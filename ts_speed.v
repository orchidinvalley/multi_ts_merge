==> flow/design.v <==
`timescale 1ns / 1ps
module ts_speed(
		clk,
		rst,
		ts_din,
		ts_din_en,
		rate_dout,
		rate_dout_en,
		rate_con_start,
		rate_con_end
    );
    input clk;
    input rst;
    input	[31:0]ts_din;
    input 	ts_din_en;
    input	rate_con_start;
    input rate_con_end;
    output [7:0]rate_dout;
    output	rate_dout_en;
    reg [7:0]rate_dout;
    reg	rate_dout_en;
    reg[23:0]rate_1;
    reg[23:0]rate_2;
    reg[23:0]rate_3;
    reg[23:0]rate_4;
    reg[23:0]rate_5;
    reg[23:0]rate_6;
    reg[23:0]rate_7;
    reg[23:0]rate_8;
    reg[23:0]rate_9;
    reg[23:0]rate_10;
    reg[23:0]rate_11;
    reg[23:0]rate_12;
    reg[23:0]rate_13;
    reg[23:0]rate_14;
    reg[23:0]rate_15;
    reg	ts_din_en_r;
		parameter SECOND=24'h400;
    reg	[23:0]second_cnt;
    reg	[7:0]send_cnt;
    reg	[1:0]rate_cstate;
    reg	[1:0]rate_nstate;
    parameter	IDLE=0,
    					RATE_START=1,
    					RATE_REC=2,
    					RATE_SEND=3;
    always@(posedge clk)begin
    	ts_din_en_r		<=	ts_din_en;	
    	if(rst)
    		rate_cstate	<=	IDLE;
    	else
    		rate_cstate	<=	rate_nstate;
    end
    always@(*)begin
    	case(rate_cstate)
    		IDLE:
    			if(rate_con_start)
    				rate_nstate	=	RATE_START;
    			else
    				rate_nstate	=	IDLE;
    		RATE_START:
    			if(rate_con_end)
    				rate_nstate	=	IDLE;
    			else
    				rate_nstate	=	RATE_REC;
    		RATE_REC:
    			if(rate_con_end)
    				rate_nstate	=	IDLE;
    			else if(second_cnt==SECOND)
    				rate_nstate	=	RATE_SEND;
    			else
    				rate_nstate	=	RATE_REC;
    		RATE_SEND:
    			if(rate_con_end)
    				rate_nstate	=	IDLE;
    			else if(send_cnt==52)
    				rate_nstate	=	RATE_START;
    			else
    				rate_nstate	=	RATE_SEND;
    		default:
    			rate_nstate	=	IDLE;    			
    	endcase
    end
    always@(posedge clk)begin
    	if(rst)
    		second_cnt	<=0;
    	else if(rate_cstate==RATE_REC)
    		second_cnt	<=second_cnt+1;
    	else
    		second_cnt	<=0;
   	end
   	always@(posedge clk)begin
   		if(rst)
   			send_cnt	<=	0;
   		else 	if(rate_cstate==RATE_SEND)
   			send_cnt	<=	send_cnt+1;
   		else
   			send_cnt	<=0;
   	end
   	always@(posedge clk)begin
   		if(rst)
   			rate_1	<=0;
   		else if(rate_cstate	==RATE_START)
   			rate_1	<=0;
   		else if(rate_cstate==RATE_REC)begin
   			if(ts_din_en&&~ts_din_en_r&&ts_din==1)
   				rate_1	<=rate_1+1;
   			else
   				rate_1	<=rate_1;
   		end
   		else
   			rate_1	<=rate_1;
   	end
   	always@(posedge clk)begin
   		if(rst)
   			rate_2	<=0;
   		else if(rate_cstate	==RATE_START)
   			rate_2	<=0;
   		else if(rate_cstate==RATE_REC)begin
   			if(ts_din_en&&~ts_din_en_r&&ts_din==2)
   				rate_2	<=rate_2+1;
   			else
   				rate_2	<=rate_2;
   		end
   		else
   			rate_2	<=rate_2;
   	end
		always@(posedge clk)begin
   		if(rst)
   			rate_3	<=0;
   		else if(rate_cstate	==RATE_START)
   			rate_3	<=0;
   		else if(rate_cstate==RATE_REC)begin
   			if(ts_din_en&&~ts_din_en_r&&ts_din==3)
   				rate_3	<=rate_3+1;
   			else
   				rate_3	<=rate_3;
   		end
   		else
   			rate_3	<=rate_3;
   	end
   	always@(posedge clk)begin
   		if(rst)
   			rate_4	<=0;
   		else if(rate_cstate	==RATE_START)
   			rate_4	<=0;
   		else if(rate_cstate==RATE_REC)begin
   			if(ts_din_en&&~ts_din_en_r&&ts_din==4)
   				rate_4	<=rate_4+1;
   			else
   				rate_4	<=rate_4;
   		end
   		else
   			rate_4	<=rate_4;
   	end
   	always@(posedge clk)begin
   		if(rst)
   			rate_5	<=0;
   		else if(rate_cstate	==RATE_START)
   			rate_5	<=0;
   		else if(rate_cstate==RATE_REC)begin
   			if(ts_din_en&&~ts_din_en_r&&ts_din==5)
   				rate_5	<=rate_5+1;
   			else
   				rate_5	<=rate_5;
   		end
   		else
   			rate_5	<=rate_5;
   	end
		always@(posedge clk)begin
   		if(rst)
   			rate_6	<=0;
   		else if(rate_cstate	==RATE_START)
   			rate_6	<=0;
   		else if(rate_cstate==RATE_REC)begin
   			if(ts_din_en&&~ts_din_en_r&&ts_din==6)
   				rate_6	<=rate_6+1;
   			else
   				rate_6	<=rate_6;
   		end
   		else
   			rate_6	<=rate_6;
   	end
		always@(posedge clk)begin
   		if(rst)
   			rate_7	<=0;
   		else if(rate_cstate	==RATE_START)
   			rate_7	<=0;
   		else if(rate_cstate==RATE_REC)begin
   			if(ts_din_en&&~ts_din_en_r&&ts_din==7)
   				rate_7	<=rate_7+1;
   			else
   				rate_7	<=rate_7;
   		end
   		else
   			rate_7	<=rate_7;
   	end
   	always@(posedge clk)begin
   		if(rst)
   			rate_8	<=0;
   		else if(rate_cstate	==RATE_START)
   			rate_8	<=0;
   		else if(rate_cstate==RATE_REC)begin
   			if(ts_din_en&&~ts_din_en_r&&ts_din==8)
   				rate_8	<=rate_8+1;
   			else
   				rate_8	<=rate_8;
   		end
   		else
   			rate_8	<=rate_8;
   	end
   	always@(posedge clk)begin
   		if(rst)
   			rate_9	<=0;
   		else if(rate_cstate	==RATE_START)
   			rate_9	<=0;
   		else if(rate_cstate==RATE_REC)begin
   			if(ts_din_en&&~ts_din_en_r&&ts_din==9)
   				rate_9	<=rate_9+1;
   			else
   				rate_9	<=rate_9;
   		end
   		else
   			rate_9	<=rate_9;
   	end
   	always@(posedge clk)begin
   		if(rst)
   			rate_10	<=0;
   		else if(rate_cstate	==RATE_START)
   			rate_10	<=0;
   		else if(rate_cstate==RATE_REC)begin
   			if(ts_din_en&&~ts_din_en_r&&ts_din==10)
   				rate_10	<=rate_10+1;
   			else
   				rate_10	<=rate_10;
   		end
   		else
   			rate_10	<=rate_10;
   	end
   	always@(posedge clk)begin
   		if(rst)
   			rate_11	<=0;
   		else if(rate_cstate	==RATE_START)
   			rate_11	<=0;
   		else if(rate_cstate==RATE_REC)begin
   			if(ts_din_en&&~ts_din_en_r&&ts_din==11)
   				rate_11	<=rate_11+1;
   			else
   				rate_11	<=rate_11;
   		end
   		else
   			rate_11	<=rate_11;
   	end
   	always@(posedge clk)begin
   		if(rst)
   			rate_12	<=0;
   		else if(rate_cstate	==RATE_START)
   			rate_12	<=0;
   		else if(rate_cstate==RATE_REC)begin
   			if(ts_din_en&&~ts_din_en_r&&ts_din==12)
   				rate_12	<=rate_12+1;
   			else
   				rate_12	<=rate_12;
   		end
   		else
   			rate_12	<=rate_12;
   	end
   	always@(posedge clk)begin
   		if(rst)
   			rate_13	<=0;
   		else if(rate_cstate	==RATE_START)
   			rate_13	<=0;
   		else if(rate_cstate==RATE_REC)begin
   			if(ts_din_en&&~ts_din_en_r&&ts_din==13)
   				rate_13	<=rate_13+1;
   			else
   				rate_13	<=rate_13;
   		end
   		else
   			rate_13	<=rate_13;
   	end
   	always@(posedge clk)begin
   		if(rst)
   			rate_14	<=0;
   		else if(rate_cstate	==RATE_START)
   			rate_14	<=0;
   		else if(rate_cstate==RATE_REC)begin
   			if(ts_din_en&&~ts_din_en_r&&ts_din==14)
   				rate_14	<=rate_14+1;
   			else
   				rate_14	<=rate_14;
   		end
   		else
   			rate_14	<=rate_14;
   	end
   	always@(posedge clk)begin
   		if(rst)
   			rate_15	<=0;
   		else if(rate_cstate	==RATE_START)
   			rate_15	<=0;
   		else if(rate_cstate==RATE_REC)begin
   			if(ts_din_en&&~ts_din_en_r&&ts_din==15)
   				rate_15	<=rate_15+1;
   			else
   				rate_15	<=rate_15;
   		end
   		else
   			rate_15	<=rate_15;
   	end
   	always@(posedge clk)begin
   		if(rst)begin
   			rate_dout			<=	0;
   			rate_dout_en	<=	0;
   		end	
   		else if(rate_cstate==RATE_SEND)begin
   				rate_dout_en	<=	1;
   			case(send_cnt)
   				0:rate_dout	<=8'h04;
   				1:rate_dout	<=8'h05;
   				2:rate_dout	<=8'h00;
   				3:rate_dout	<=8'h01;
   				4:rate_dout	<=8'h00;
   				5:rate_dout	<=8'h01;
   				6:rate_dout	<=8'h00;
   				7:rate_dout	<=8'h01;
   				8:rate_dout	<=rate_1[23:16];
   				9:rate_dout	<=rate_1[15:8];
   				10:rate_dout	<=rate_1[7:0];
   				11:rate_dout	<=rate_2[23:16];
   				12:rate_dout	<=rate_2[15:8];
   				13:rate_dout	<=rate_2[7:0];
   				14:rate_dout	<=rate_3[23:16];
   				15:rate_dout	<=rate_3[15:8];
   				16:rate_dout	<=rate_3[7:0];
   				17:rate_dout	<=rate_4[23:16];
   				18:rate_dout	<=rate_4[15:8];
   				19:rate_dout	<=rate_4[7:0];
   				20:rate_dout	<=rate_5[23:16];
   				21:rate_dout	<=rate_5[15:8];
   				22:rate_dout	<=rate_5[7:0];
   				23:rate_dout	<=rate_6[23:16];
   				24:rate_dout	<=rate_6[15:8];
   				25:rate_dout	<=rate_6[7:0];
   				26:rate_dout	<=rate_7[23:16];
   				27:rate_dout	<=rate_7[15:8];
   				28:rate_dout	<=rate_7[7:0];
   				29:rate_dout	<=rate_8[23:16];
   				30:rate_dout	<=rate_8[15:8];
   				31:rate_dout	<=rate_8[7:0];
   				32:rate_dout	<=rate_9[23:16];
   				33:rate_dout	<=rate_9[15:8];
   				34:rate_dout	<=rate_9[7:0];
   				35:rate_dout	<=rate_10[23:16];
   				36:rate_dout	<=rate_10[15:8];
   				37:rate_dout	<=rate_10[7:0];
   				38:rate_dout	<=rate_11[23:16];
   				39:rate_dout	<=rate_11[15:8];
   				40:rate_dout	<=rate_11[7:0];
   				41:rate_dout	<=rate_12[23:16];
   				42:rate_dout	<=rate_12[15:8];
   				43:rate_dout	<=rate_12[7:0];
   				44:rate_dout	<=rate_13[23:16];
   				45:rate_dout	<=rate_13[15:8];
   				46:rate_dout	<=rate_13[7:0];
   				47:rate_dout	<=rate_14[23:16];
   				48:rate_dout	<=rate_14[15:8];
   				49:rate_dout	<=rate_14[7:0];
   				50:rate_dout	<=rate_15[23:16];
   				51:rate_dout	<=rate_15[15:8];
   				52:rate_dout	<=rate_15[7:0];
   				default:begin
   					rate_dout			<=	0;
   					rate_dout_en	<=	0;
   				end
   			endcase
   		end
   		else begin
   			rate_dout			<=	0;
   			rate_dout_en	<=	0;
   		end   		
   	end
endmodule
# Reports on ts_speed
# What the tools print for ts_speed, step after step.
# Line numbers count from 1 in the design file above.
# Operators: Yosys type, input widths -> output width; for muxes data width and select width s.
inputs:
  design: "ts_speed"
  clock_port: "clk"
  lib: "sky130hd"
  pvt_corner: "tt_025C_1v80"

# After elaboration
# Yosys after proc, flatten, opt, wreduce and memory -nomap, before mapping. Enables and synchronous resets that opt folds into registers are not counted as muxes. Memory bits, and registers merged into a memory's read port (data or address), are not among the register bits. Print and check cells are not counted. Equal cells are merged and count once.
word_totals:
  regBits: 404
  wordCells: 159
  output_inout_bits: 9
  input_bits: 37
classes:
  n_reduce_logical: 38
  add_sub_neg: 17
  n_logic: 3
  mux: 9
  n_eq: 71
ops:
  columns: ["operator", "count"]
  rows:
  - ["$add 24x1->24 const B", 16]
  - ["$pmux 8 s48", 1]
  - ["$eq 32x4->1 const B", 8]
  - ["$eq 8x6->1 const B", 21]
  - ["$eq 32x3->1 const B", 4]
  - ["$eq 8x5->1 const B", 16]
  - ["$eq 32x2->1 const B", 2]
  - ["$eq 8x4->1 const B", 8]
  - ["$reduce_or 53->1", 1]
  - ["$eq 32x1->1 const B", 1]
  - ["$eq 8x3->1 const B", 4]
  - ["$reduce_and 2->1", 15]
  - ["$eq 24x11->1 const B", 1]
  - ["$logic_and 1x1->1", 16]
  - ["$eq 8x2->1 const B", 2]
  - ["$add 8x1->8 const B", 1]
  - ["$eq 8x1->1 const B", 1]
  - ["$logic_not 8->1", 1]
  - ["$pmux 2 s4", 1]
  - ["$mux 2", 4]
  - ["$reduce_or 2->1", 3]
  - ["$eq 2x2->1 const B", 2]
  - ["$not 1->1", 3]
  - ["$reduce_or 3->1", 1]
  - ["$mux 1", 3]
  - ["$eq 2x1->1 const B", 1]
  - ["$logic_not 2->1", 1]

# Depth
# Yosys ltp: most cells in a row. Word level: on the elaborated netlist, between registers, memories and ports. Mapped: between sequential cells and ports; inverters and the memories' decode and read muxes count.
depth:
  word_depth: 4
  ABC_AREA: 0
  depth_mapped: 11
  ltp_nobuf: 8

# Synthesis result
# Source: synth_stat.txt of the flow (Yosys; design flattened, memories mapped). It holds for the ABC_AREA given above (unset counts as 0); a run with the other value may have another netlist.
mapped:
  n_buf: 152
  mapped_area_um2: 21291.7
  sequential_area_um2: 8127.8
  mapped_cells: 2604
  ffs: 406
by_type:
  columns: ["type", "count", "type_area_um2"]
  rows:
  - ["sky130_fd_sc_hd__dfxtp_1", 406, 8.13E+03]
  - ["sky130_fd_sc_hd__xor2_1", 187, 1.64E+03]
  - ["sky130_fd_sc_hd__nor2_1", 394, 1.48E+03]
  - ["sky130_fd_sc_hd__xnor2_1", 128, 1.12E+03]
  - ["sky130_fd_sc_hd__nand3_1", 174, 870.835]
  - ["sky130_fd_sc_hd__nand4_1", 113, 706.928]
  - ["sky130_fd_sc_hd__nand2_1", 176, 660.634]
  - ["sky130_fd_sc_hd__a22oi_1", 68, 510.49]
  - ["sky130_fd_sc_hd__a21oi_1", 93, 465.446]
  - ["sky130_fd_sc_hd__clkbuf_1", 117, 439.171]
  - ["sky130_fd_sc_hd__and3_1", 68, 425.408]
  - ["sky130_fd_sc_hd__or3_1", 64, 400.384]
  - ["sky130_fd_sc_hd__o21ai_0", 74, 370.355]
  - ["sky130_fd_sc_hd__nor3_1", 67, 335.322]
  - ["sky130_fd_sc_hd__and4_1", 38, 332.819]
  - ["sky130_fd_sc_hd__nor4_1", 45, 281.52]
  - ["sky130_fd_sc_hd__ha_1", 22, 275.264]
  - ["sky130_fd_sc_hd__nor4_2", 18, 225.216]
# Not listed: further types 51, cells in them 352.

# Timing after synthesis
# Path of least setup slack by OpenSTA after synthesis, without wires, with an ideal clock, recovery checks aside; 20% of the period is set as input and as output delay. Where synthesis merged equal registers, the netlist keeps one of their names.
synth_path:
  path_type: "input to register"
  startpoint: "input port ts_din[13]"
  endpoint: "register rate_8[17]"
  t_first_pin_ns: 0.436
  period_ns: 2.18
  path_stages: 9
  path_buffers: 3
  t_arrival_ns: 2.111
  delay_ns: 1.803
  required_ns: 2.052
  path_slack_ns: -0.059
  period_less_setup_slack_ns: 2.239
# "delay_ns" = arrival - input delay + setup time.
# "path_stages" counts driving pins, that of a launching flip-flop among them; a cell with two outputs on the path counts twice.
# "period_less_setup_slack_ns" is the clock period less the worst setup slack; recovery checks do not enter. This is arithmetic on one report: input and output delays are still those of the set period (20% each).
# The rows between start and end are the longest chain of elaborated cells between them; the timing report does not say that the signal goes this way. Where chains are equally long, one stands for them.
# A line is the first line of the expression or statement that the cell stems from. Yosys adds cells for indexed reads and writes and turns some case tables into memories.
# At most two assigning lines are given for a register; there are more.
synth_between:
  cell_sequence: "sky130_fd_sc_hd__nor4_2 sky130_fd_sc_hd__nand4_1 sky130_fd_sc_hd__buf_2 sky130_fd_sc_hd__buf_4 sky130_fd_sc_hd__nor4_1 sky130_fd_sc_hd__buf_2 sky130_fd_sc_hd__nand4_1 sky130_fd_sc_hd__xor2_1 sky130_fd_sc_hd__nor2_1"
  elab_chain_len: 3
  cone_cells: 3
  cone_lines: 1
  classes_between: "eq/ne: 1; reduce/logical: 2"
synth_rtl:
  columns: ["element", "line", "text"]
  rows:
  - ["start, declared", 14, "input [31:0]ts_din;"]
  - ["$eq 32x4->1", 204, "if(ts_din_en&&~ts_din_en_r&&ts_din==8)"]
  - ["$logic_and 1x1->1", 204, null]
  - ["$reduce_and 2->1", null, null]
  - ["end, assigned", 205, "rate_8 <=rate_8+1;"]
  - ["end, assigned", 207, "rate_8 <=rate_8;"]
  - ["end, declared", 29, "reg[23:0]rate_8;"]

# Worst path after layout
# From the final timing report of run 1: the path of least setup slack in the routed layout; clock arrival at registers is part of the times.
layout_path:
  path_type: "register to register"
  startpoint: "register send_cnt[0]"
  endpoint: "register rate_dout[1]"
  required_ns: 4.49
  path_slack_ns: 0.63
  path_stages: 9
  path_buffers: 1
  t_arrival_ns: 3.86
  period_ns: 4.0
  t_first_pin_ns: 0.60
# The rows between start and end are the longest chain of elaborated cells between them; the timing report does not say that the signal goes this way. Where chains are equally long, one stands for them.
# At most two assigning lines are given for a register; there are more.
layout_between:
  cell_sequence: "sky130_fd_sc_hd__dfxtp_1 sky130_fd_sc_hd__inv_1 sky130_fd_sc_hd__ha_1 sky130_fd_sc_hd__and3_1 sky130_fd_sc_hd__a222oi_1 sky130_fd_sc_hd__o211ai_1 sky130_fd_sc_hd__a211oi_1 sky130_fd_sc_hd__a31oi_1 sky130_fd_sc_hd__buf_4"
  elab_chain_len: 3
  cone_cells: 52
  classes_between: "eq/ne: 49; mux: 1; reduce/logical: 2"
layout_rtl:
  columns: ["element", "line", "text"]
  rows:
  - ["start, declared", 40, "reg [7:0]send_cnt;"]
  - ["start, assigned", 94, "send_cnt <= 0;"]
  - ["start, assigned", 96, "send_cnt <= send_cnt+1;"]
  - ["$eq 8x3->1", 317, "case(send_cnt)"]
  - ["$reduce_or 3->1", null, null]
  - ["$pmux 8 s48", 317, null]
  - ["end, assigned", 326, "8:rate_dout <=rate_1[23:16];"]
  - ["end, assigned", 327, "9:rate_dout <=rate_1[15:8];"]
  - ["end, declared", 18, "output [7:0]rate_dout;"]

# Measured results for ts_speed: 2 stored runs of the Yosys and OpenROAD flow on sky130hd. The settings differ; the order carries no meaning. The constraints put input and output delay at 20% of the set period each and load the outputs with 0.01 pF.
# "timing.achieved_period_ns" is the run's clock period less its worst setup slack. It is reckoned from that one timing run; input and output delays stay at 20% of the period that was set.
# "worst_path_ns" means the part of the period allowed to the worst setup path (the constraints hold back 20% at inputs and 20% at outputs) less its slack; where the path has registers, the arrival times of their clocks count too.
# By "fin_power_uw" is meant OpenSTA's value without simulated activity: inputs other than the clock are taken to toggle once in ten clock periods, and the tool carries that through the logic.
runs:
  - name: "run 1"
    settings:
      period_ns: 4.0
      CORE_UTILIZATION: 35
      SETUP_SLACK_MARGIN: 0.16
      PLACE_DENSITY_LB_ADDON: 0.04
      CORE_MARGIN: 8
      CELL_PAD_IN_SITES_GLOBAL_PLACEMENT: 2
      TNS_END_PERCENT: 30
      GPL_TIMING_DRIVEN: 1
      CAP_MARGIN: 20
      SLEW_MARGIN: 20
    results:
      final_util_pct: 41.2
      holdWs_ns: 0.491
      timing.achieved_period_ns: 3.372
      design_die_area_um2: 68982.4
      final_setup_tns_ns: 0.000
      ys_area_um2: 21291.7
      post_route_stdcell_area_um2: 24820.1
      fin_power_uw: 8814
      ws_setup_ns: 0.628
      worst_path_ns: 3.37
      worstPathKind: "register to register"
  - name: "run 2"
    settings:
      period_ns: 2.13
      CORE_UTILIZATION: 28
      SETUP_SLACK_MARGIN: 0.33
      PLACE_DENSITY: 0.74
      CELL_PAD_IN_SITES_DETAIL_PLACEMENT: 2
      TNS_END_PERCENT: 75
      GPL_ROUTABILITY_DRIVEN: 0
      CTS_CLUSTER_DIAMETER: 111
      CAP_MARGIN: 20
      SLEW_MARGIN: 40
      MIN_ROUTING_LAYER: "met1"
      CORE_MARGIN: 2
    outcome: "not finished: routing ended with error GRT-0116"
